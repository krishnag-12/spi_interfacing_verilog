==> flow/design.v <==
`timescale 1ns / 1ps
module DAC(
    input clk,                 
    input rst,                 
    input spi_miso,            
    input [11:0] data,         
    input [3:0] address,       
    output reg send,           
    output reg dac_cs,         
    output reg spi_sck,        
    output reg spi_mosi,       
    output reg dac_clr,        
    output reg [3:0] command,  
    output SPI_SS_B,           
    output AMP_CS,             
    output AD_CONV,            
    output SF_CE0,             
    output FPGA_INIT_B         
);
    reg [2:0] dac_state;
    reg [31:0] dac_out;
    reg [5:0] count = 32;
    assign SPI_SS_B = 1;
    assign AMP_CS = 1;
    assign AD_CONV = 0;
    assign SF_CE0 = 1;
    assign FPGA_INIT_B = 1;
    always @(posedge clk or posedge rst) begin
        if (rst == 1) begin
            dac_cs     <= 1;
            spi_sck    <= 0;
            spi_mosi   <= 0;
            dac_clr    <= 1;
            send       <= 0;
            dac_state  <= 0;
            count      <= 32;
        end
        else begin
            case (dac_state)
                0: begin
                    dac_cs     <= 1;
                    spi_sck    <= 0;
                    spi_mosi   <= 0;
                    dac_clr    <= 1;
                    send       <= 0;
                    dac_state  <= 1;
                end
                1: begin
                    dac_out <= {8'b00000000, 4'b0011, address, data, 4'b0000};
                    command <= 4'b0011;  
                    dac_state <= 2;
                end
                2: begin
                    dac_cs     <= 0;                           
                    spi_sck    <= 0;                           
                    spi_mosi   <= dac_out[count - 1];          
                    count      <= count - 1;
                    dac_state  <= 3;
                end
                3: begin
                    if (count > 0) begin
                        spi_sck   <= 1;
                        dac_state <= 2;   
                    end
                    else begin
                        spi_sck   <= 1;
                        dac_state <= 4;
                    end
                end
                4: begin
                    spi_sck   <= 0;
                    dac_state <= 5;
                end
                5: begin
                    dac_cs    <= 1;   
                    dac_state <= 6;
                end
                6: begin
                    send      <= 1;   
                    dac_state <= 7;
                end
                7: begin
                    send      <= 0;
                    count     <= 32;  
                    dac_state <= 1;   
                end
                default: begin
                    dac_cs     <= 1;
                    spi_mosi   <= 0;
                    dac_clr    <= 1;
                    send       <= 0;
                    dac_state  <= 0;
                    count      <= 32;
                end
            endcase
        end
    end
endmodule
# Reports on DAC
# Tool output for the design above, in the order of the flow.
# Lines are those of the file above, counted from 1.
# Operators: Yosys type, input widths -> output width; for muxes data width and select width s.
# Cell names lack the library's common part.
# A cell with - has no value.
[inputs]
top = "DAC"
clock_port = "clk"
lib = "sky130hd"
corner = "tt_025C_1v80"

# Word-level counts
# Source: Yosys, flattened and elaborated, memories not mapped. Widths are those after wreduce. Registers that Yosys merges into a memory's read port (data or address) are not register bits. Print and check cells do not count. Equal cells are merged and count once.
[op_classes]
n_shift = 1
bitwise = 1
mux = 7
n_addsub = 1
n_cmp = 1
n_reduce_logical = 10
n_eq = 7
[ops]
columns = ["op", "count"]
rows = [
  ["$shiftx 32x32->1", 1],
  ["$pmux 3 s7", 1],
  ["$eq 3x3->1 const B", 4],
  ["$pmux 6 s2", 1],
  ["$reduce_bool 2->1", 5],
  ["$pmux 1 s2", 4],
  ["$sub 6x1->7 const B", 1],
  ["$eq 3x2->1 const B", 2],
  ["$gt 6x1->1 const B", 1],
  ["$reduce_or 2->1", 2],
  ["$eq 3x1->1 const B", 1],
  ["$logic_not 3->1", 1],
  ["$reduce_or 3->1", 1],
  ["$mux 3", 1],
  ["$reduce_and 2->1", 1],
  ["$not 1->1", 1],
]
[word_totals]
wordCells = 35
reg_bits = 29

# Depth
# Yosys ltp: most cells in a row. Word level: on the elaborated netlist, between registers, memories and ports. Mapped: between sequential cells and ports; inverters and the memories' decode and read muxes count.
[logic_depth]
ltp_word = 3
abc_area = 0
ltp_mapped = 9
depth_no_buf = 7

# Synthesis result
# Yosys stat after the flow's synthesis: flattened, memories mapped to cells. It holds for the ABC_AREA given above (unset counts as 0); a run with the other value may have another netlist.
# The area totals of this step are shown rounded.
[types]
columns = ["type", "count"]
rows = [
  ["edfxtp_1", 16],
  ["dfrtp_1", 15],
  ["dfstp_2", 3],
  ["buf_4", 10],
  ["mux4_1", 2],
  ["nor2_1", 12],
  ["xnor2_1", 5],
  ["o21ai_0", 6],
  ["xor2_1", 3],
  ["mux4_2", 1],
  ["nand3_1", 4],
  ["inv_1", 5],
  ["nand2_1", 5],
  ["nand2b_1", 3],
  ["nor2b_1", 3],
  ["nor3_4", 1],
  ["a221oi_2", 1],
  ["clkbuf_1", 4],
]
# Other cell types: 21; their cells: 24.
[synth_totals]
mapped_cells = 123
ff_cells = 34
synth_area_um2 = 1550

# Path before layout
# Path of least setup slack by OpenSTA after synthesis, without wires, with an ideal clock, recovery checks aside; 20% of the period is set as input and as output delay. Where synthesis merged equal registers, the netlist keeps one of their names.
[synth_path]
path_type = "register to register"
from = "register count[0]"
to = "register spi_mosi"
driving_pins = 8
path_delay_ns = 1.903
setup_ns = 0.124
t_required_ns = 1.936
clock_period_ns = 2.06
n_path_buf = 1
arrival_ns = 1.779
slack_ns = 0.157
period_less_setup_slack_ns = 1.903
# "path_delay_ns" is the arrival time less input delay plus setup time.
# "driving_pins": output pins that drive a net of the path, with the launching flip-flop's if there is one; two outputs of one cell count as two.
# "period_less_setup_slack_ns" = period - worst setup slack (recovery checks aside). The figure is calculated, with input and output delays left at 20% of the set period.
# Between the ends stands the longest chain of elaborated cells between them, by number of cells; it is not shown to be the way that was timed. Of several equally long chains one is given.
# Each line given opens the expression or statement behind the cell; cells for indexed reads and writes are added by Yosys, which also makes memories of some case tables.
# A register here has more assigning lines than the two given.
[synth_via]
path_cell_list = "dfrtp_1 buf_6 inv_1 ha_1 mux4_2 mux2_4 a221oi_2 o21ai_1"
elab_chain_cells = 3
[synth_rtl]
columns = ["item", "line", "source"]
rows = [
  ["start: declaration", 22, "reg [5:0] count = 32;"],
  ["start: assignment", 36, "count      <= 32;"],
  ["start: assignment", 57, "count      <= count - 1;"],
  ["$sub 6x1->7", 56, "spi_mosi   <= dac_out[count - 1];"],
  ["$shiftx 32x32->1", 56, ""],
  ["$pmux 1 s2", 39, "case (dac_state)"],
  ["end: assignment", 43, "spi_mosi   <= 0;"],
  ["end: assignment", 56, ""],
  ["end: declaration", 11, "output reg spi_mosi,"],
]

# Path in the finished layout
# Path of least setup slack in the final report of run 1 (OpenROAD, finished layout, wires in). Where an end is a register, its clock arrival counts in the times.
[layout_path]
path_type = "register to register"
from = "register count[0]"
to = "register spi_mosi"
driving_pins = 7
setup_ns = 0.11
slack_ns = -0.61
arrival_ns = 1.92
clock_period_ns = 1.15
t_required_ns = 1.31
n_path_buf = 1
# Between the ends stands the longest chain of elaborated cells between them, by number of cells; it is not shown to be the way that was timed. Of several equally long chains one is given.
# A register here has more assigning lines than the two given.
[layout_via]
path_cell_list = "dfrtp_2 buf_4 nor3_4 xnor2_2 mux2_4 a221oi_2 o21ai_1"
elab_chain_cells = 3
[layout_rtl]
columns = ["item", "line", "source"]
rows = [
  ["start: declaration", 22, "reg [5:0] count = 32;"],
  ["start: assignment", 36, "count      <= 32;"],
  ["start: assignment", 57, "count      <= count - 1;"],
  ["$sub 6x1->7", 56, "spi_mosi   <= dac_out[count - 1];"],
  ["$shiftx 32x32->1", 56, ""],
  ["$pmux 1 s2", 39, "case (dac_state)"],
  ["end: assignment", 43, "spi_mosi   <= 0;"],
  ["end: assignment", 56, ""],
  ["end: declaration", 11, "output reg spi_mosi,"],
]

# Measured data: module DAC, platform sky130hd, 2 stored runs of the flow under differing settings, order arbitrary. Input and output delays are each 20% of the period that was set; the output load is 0.01 pF.
# "clock_period_reached_ns": clock period set for the run, less the worst setup slack. It is reckoned from that one timing run; input and output delays stay at 20% of the period that was set.
# "worstPathTime_ns" = time allowed to the worst setup path (clock period - input delay - output delay, where it has them) - its slack; a late launch clock adds to it, a late capture clock takes from it.
# "power.total_w": no workload was simulated; the value follows from the tool's default switching activity.
# Measured values are rounded.

[[run]]
name = "run 1"
[run.settings]
period_ns = 1.15
CAP_MARGIN = 20
CORE_MARGIN = 2
CORE_UTILIZATION = 40
SLEW_MARGIN = 20
[run.results]
synthArea_um2 = 1550
design.die.area_um2 = 4390
cell_area_final_um2 = 2090
utilization_frac = 0.568
setup_worst_slack_ns = -0.614
tns_ns = -1.40
power.total_w = 0.00494
clock_period_reached_ns = 1.764
worstPathTime_ns = 1.76
path_kind = "register to register"

[[run]]
name = "run 2"
[run.settings]
period_ns = 1.2
CORE_UTILIZATION = 31
SETUP_SLACK_MARGIN = 0.21
PLACE_DENSITY_LB_ADDON = 0.29
CORE_ASPECT_RATIO = 0.95
CELL_PAD_IN_SITES_GLOBAL_PLACEMENT = 2
ABC_AREA = 0
GPL_TIMING_DRIVEN = 0
CTS_CLUSTER_SIZE = 24
SLEW_MARGIN = 25
MIN_ROUTING_LAYER = "met1"
CAP_MARGIN = 20
CORE_MARGIN = 2
[run.results]
synthArea_um2 = 1550
design.die.area_um2 = 5580
cell_area_final_um2 = 2290
utilization_frac = 0.466
setup_worst_slack_ns = -0.703
tns_ns = -1.44
power.total_w = 0.00506
clock_period_reached_ns = 1.903
worstPathTime_ns = 1.90
path_kind = "register to register"
